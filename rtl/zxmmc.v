==> flow/design.v <==
`timescale 1 ns / 1 ns  
module zxmmc (
           CLOCK,
           nRESET,
           CLKEN,
           ENABLE,
           RS,
           nWR,
           DI,
           DO,
           SD_CS0,
           SD_CS1,
           SD_WCS,
           SD_CLK,
           SD_MOSI,
           SD_MISO);
input   CLOCK;
input   nRESET;
input   CLKEN;
input   ENABLE;
input   RS;
input   nWR;
input   [7:0] DI;
output   [7:0] DO;
output   SD_CS0;
output   SD_CS1;
output  SD_WCS;
output   SD_CLK;
output   SD_MOSI;
input    SD_MISO;
wire    [7:0] DO;
reg     SD_CS0;
reg     SD_CS1;
reg     SD_WCS;
reg       done;
wire    SD_CLK;
wire    SD_MOSI;
reg     [3:0] counter;
reg     [8:0] shift_reg;
reg     [7:0] in_reg;
assign DO = RS ? in_reg : {4'h5, SD_WCS, done, SD_CS1, SD_CS0};
assign SD_CLK = counter[0];
assign SD_MOSI = shift_reg[8];
always @(posedge CLOCK)
begin
    if (nRESET === 1'b 0) begin
        SD_CS0 <= 1'b 1;
        SD_CS1 <= 1'b 1;
        SD_WCS <= 1'b 1;
    end else if (CLKEN === 1'b 1) begin
        if (ENABLE === 1'b 1 & RS === 1'b 0 & nWR === 1'b 0) begin
            SD_CS0 <= DI[0];
            SD_CS1 <= DI[1];
            SD_WCS <= DI[3];
        end
    end
end
always @(posedge CLOCK)
begin
    if (nRESET === 1'b 0) begin
        shift_reg <= {9{1'b 1}};
        in_reg <= {8{1'b 1}};
        counter <= 4'b 1111;    
        done <= 1'b0;
    end else if (CLKEN === 1'b 1) begin
        if (counter === 4'b 1111) begin
            in_reg <= shift_reg[7:0];
            done <= 1'b1;
            if (ENABLE === 1'b 1 & RS === 1'b 1) begin
                if (nWR === 1'b 1) begin
                    shift_reg <= {9{1'b 1}};
                end else begin
                    shift_reg <= {DI, 1'b 1};
                end
                done <= 1'b0;
                counter <= 4'b 0000;   
            end
        end else begin
            counter <= counter + 1;
            if (counter[0] === 1'b 0) begin
                shift_reg[0] <= SD_MISO;
            end else begin
                shift_reg <= {shift_reg[7:0], 1'b 1};
            end
        end
    end
end
endmodule  
* From RTL to reports: zxmmc
What the tools print for zxmmc, step after step.
Line numbers count from 1 in the design file above.
Cell names lack the library's common part.
A cell with - has no value.
- Top :: zxmmc
- Clock port :: CLOCK
- Standard-cell library :: sky130hd
- Timing corner :: tt_025C_1v80

* After elaboration
Yosys after proc, flatten, opt, wreduce and memory -nomap, before mapping. Memory bits, and registers merged into a memory's read port (data or address), are not among the register bits. Print and check cells are not counted. Equal cells are merged and count once.
- Bits in registers :: 25
- Bits of input ports :: 15
- Output and inout port bits :: 13
- Cells after elaboration :: 38
- Add/subtract/negate cells :: 1
- Eq/ne operators :: 11
- Multiplexer cells :: 11
- Bitwise operators :: 3
- Reduce/logical cells :: 4
** Operator list (number)
- 8-bit two-way mux :: 5
- 1-bit === test with constant B :: 8
- 4-bit two-way mux :: 2
- 2-bit AND reduction :: 3
- 4-bit by 1-bit adder with 4-bit output with constant B :: 1
- 4-bit === test with constant B :: 1
- 1-bit two-way mux :: 4
- 1-bit AND :: 3
- 3-bit AND reduction :: 1
- 2-bit by 1-bit != test with 1-bit output with constant B :: 1
- 2-bit != test with constant B :: 1

* Depth
Yosys ltp: most cells in a row. Word level: on the elaborated netlist, between registers, memories and ports. Mapped: between sequential cells and ports; inverters and the memories' decode and read muxes count.
- Depth in word-level cells :: 4
- ABC_AREA :: 0
- Mapped depth :: 7
- Mapped depth without buffers :: 5

* After synthesis
The flow's flattened synthesis, as Yosys stat reports it; memories are mapped. The netlist is that of the ABC_AREA named above (0 if unset); the other value can give another one.
** Cell types
- dfxtp_1 :: number 25, area in all 500.48 um^2
- o211ai_1 :: number 18, area in all 135.13 um^2
- nand2_1 :: number 20, area in all 75.072 um^2
- o211ai_2 :: number 6, area in all 75.072 um^2
- or3_1 :: number 8, area in all 50.048 um^2
- mux2_2 :: number 4, area in all 45.043 um^2
- mux2i_1 :: number 4, area in all 40.038 um^2
- inv_1 :: number 8, area in all 30.029 um^2
- and2_1 :: number 4, area in all 25.024 um^2
- nand4_4 :: number 1, area in all 21.27 um^2
- o22ai_4 :: number 1, area in all 20.019 um^2
- nand3_1 :: number 3, area in all 15.014 um^2
- o21ai_0 :: number 3, area in all 15.014 um^2
- ha_1 :: number 1, area in all 12.512 um^2
- nand2b_1 :: number 2, area in all 12.512 um^2
- buf_6 :: number 1, area in all 11.261 um^2
- clkbuf_1 :: number 3, area in all 11.261 um^2
- buf_2 :: number 2, area in all 10.01 um^2
Not listed: further types 12, cells in them 12.
- Cells in the netlist :: 126
- Synthesis area :: 1187.4 um^2
- Area of sequential cells :: 500.5 um^2
- Flip-flop cells :: 25
- Buffers :: 8

* Path before layout
Path of least setup slack by OpenSTA after synthesis, without wires, with an ideal clock, recovery checks aside; 20% of the period is set as input and as output delay. Where synthesis merged equal registers, the netlist keeps one of their names.
- Path type :: reg2reg
- From :: reg counter[0]
- To :: reg shift_reg[5]
- Period :: 1.91 ns
- Setup time :: 0.140 ns
- Time at the first pin :: 0.000 ns
- Data arrival time :: 1.470 ns
- Data required time :: 1.770 ns
- Slack :: 0.301 ns
- Delay of the path :: 1.610 ns
- Driving pins on the path :: 7
- Path buffers :: 1
- Period reached after synthesis :: 1.609 ns
"delay of the path" = arrival - input delay + setup time.
"driving pins on the path": output pins that drive a net of the path, with the launching flip-flop's if there is one; two outputs of one cell count as two.
"period reached after synthesis" is the clock period less the worst setup slack; recovery checks do not enter. This is arithmetic on one report: input and output delays are still those of the set period (20% each).
Between the ends stands the longest chain of elaborated cells between them, by number of cells; it is not shown to be the way that was timed. Of several equally long chains one is given.
A line is the first line of the expression or statement that the cell stems from. Yosys adds cells for indexed reads and writes and turns some case tables into memories.
At most two assigning lines are given for a register; there are more.
- Cell sequence :: dfxtp_1 > ha_1 > nand3_1 > buf_2 > or3_1 > o211ai_1 > o211ai_2
- Cells in the longest elaborated chain :: 3
- Elaborated cells between the ends (all ways) :: 7
- Source lines of those cells :: 2
- Classes of those cells :: eq/ne (4); mux (2); reduce/logical (1)
** Ends and longest elaborated chain, post-synthesis
- start: declaration :: RTL line 38 : reg     [3:0] counter;
- start: assignment :: RTL line 63 : counter <= 4'b 1111;
- start: assignment :: RTL line 79 : counter <= counter + 1;
- 1-bit === test :: RTL line 80 : if (counter[0] === 1'b 0) begin
- 8-bit two-way mux :: RTL line 80
- 8-bit two-way mux :: RTL line 66 : if (counter === 4'b 1111) begin
- end: assignment :: RTL line 61 : shift_reg <= {9{1'b 1}};
- end: assignment :: RTL line 71 : shift_reg <= {9{1'b 1}};
- end: declaration :: RTL line 39 : reg     [8:0] shift_reg;

* Worst path after layout
From the final timing report of run 1: the path of least setup slack in the routed layout; clock arrival at registers is part of the times.
- Path type :: reg2reg
- From :: reg counter[0]
- To :: reg shift_reg[2]
- Period :: 1.37 ns
- Setup time :: 0.11 ns
- Time at the first pin :: 0.32 ns
- Data arrival time :: 1.64 ns
- Data required time :: 1.58 ns
- Slack :: -0.06 ns
- Driving pins on the path :: 7
- Path buffers :: 1
Between the ends stands the longest chain of elaborated cells between them, by number of cells; it is not shown to be the way that was timed. Of several equally long chains one is given.
At most two assigning lines are given for a register; there are more.
- Cell sequence :: dfxtp_4 > ha_4 > nand3_4 > buf_6 > or3_1 > o211ai_1 > o211ai_1
- Cells in the longest elaborated chain :: 3
- Elaborated cells between the ends (all ways) :: 7
- Source lines of those cells :: 2
- Classes of those cells :: eq/ne (4); mux (2); reduce/logical (1)
** Ends and longest elaborated chain, after layout
- start: declaration :: RTL line 38 : reg     [3:0] counter;
- start: assignment :: RTL line 63 : counter <= 4'b 1111;
- start: assignment :: RTL line 79 : counter <= counter + 1;
- 1-bit === test :: RTL line 80 : if (counter[0] === 1'b 0) begin
- 8-bit two-way mux :: RTL line 80
- 8-bit two-way mux :: RTL line 66 : if (counter === 4'b 1111) begin
- end: assignment :: RTL line 61 : shift_reg <= {9{1'b 1}};
- end: assignment :: RTL line 71 : shift_reg <= {9{1'b 1}};
- end: declaration :: RTL line 39 : reg     [8:0] shift_reg;

==> results <==
Below are 2 stored runs of the flow (Yosys, OpenROAD; platform sky130hd) on zxmmc, each with its settings and what was measured, unordered. Constraints: input delay and output delay 20% of the set period each, output load 0.01 pF.
"clock period achieved" = clock period - worst setup slack. The figure is calculated, with input and output delays left at 20% of the set period.
"time used up by the worst setup path": the worst setup path's part of the clock period (all of it between registers, 20% less for each end at a port) less its slack. A launch clock that arrives late makes it longer, a capture clock that arrives late makes it shorter.
"total design power": no workload was simulated; the value follows from the tool's default switching activity.

** Run 1
- Settings :: period_ns=1.37; CAP_MARGIN=20; CORE_MARGIN=2; CORE_UTILIZATION=40; SLEW_MARGIN=20
- Worst hold slack in the final report :: 0.485 ns
- Total design power :: 2.909 mW
- Post-synthesis cell area :: 1187.4 um^2
- Area of the die :: 3420.5 um^2
- Standard-cell area after layout :: 1707.9 um^2
- Setup total negative slack :: -0.252 ns
- Clock period achieved :: 1.435 ns
- Worst slack on setup checks :: -0.065 ns
- Utilization of the finished layout :: 61.4 %
- Time used up by the worst setup path :: 1.43 ns
- Type of the worst setup path :: reg2reg

** Run 2
- Settings :: period_ns=2.65; CORE_UTILIZATION=33; SETUP_SLACK_MARGIN=0.78; PLACE_DENSITY_LB_ADDON=0.05; CORE_ASPECT_RATIO=0.86; CORE_MARGIN=10; CELL_PAD_IN_SITES_DETAIL_PLACEMENT=2; TNS_END_PERCENT=80; CTS_CLUSTER_DIAMETER=358; MIN_ROUTING_LAYER=met1; CAP_MARGIN=20; SLEW_MARGIN=20
- Setup total negative slack :: 0.000 ns
- Area of the die :: 6404.3 um^2
- Clock period achieved :: 1.826 ns
- Time used up by the worst setup path :: 0.77 ns
- Type of the worst setup path :: in2out
- Post-synthesis cell area :: 1187.4 um^2
- Worst hold slack in the final report :: 0.495 ns
- Utilization of the finished layout :: 45.4 %
- Standard-cell area after layout :: 1590.3 um^2
- Worst slack on setup checks :: 0.824 ns
- Total design power :: 1.440 mW
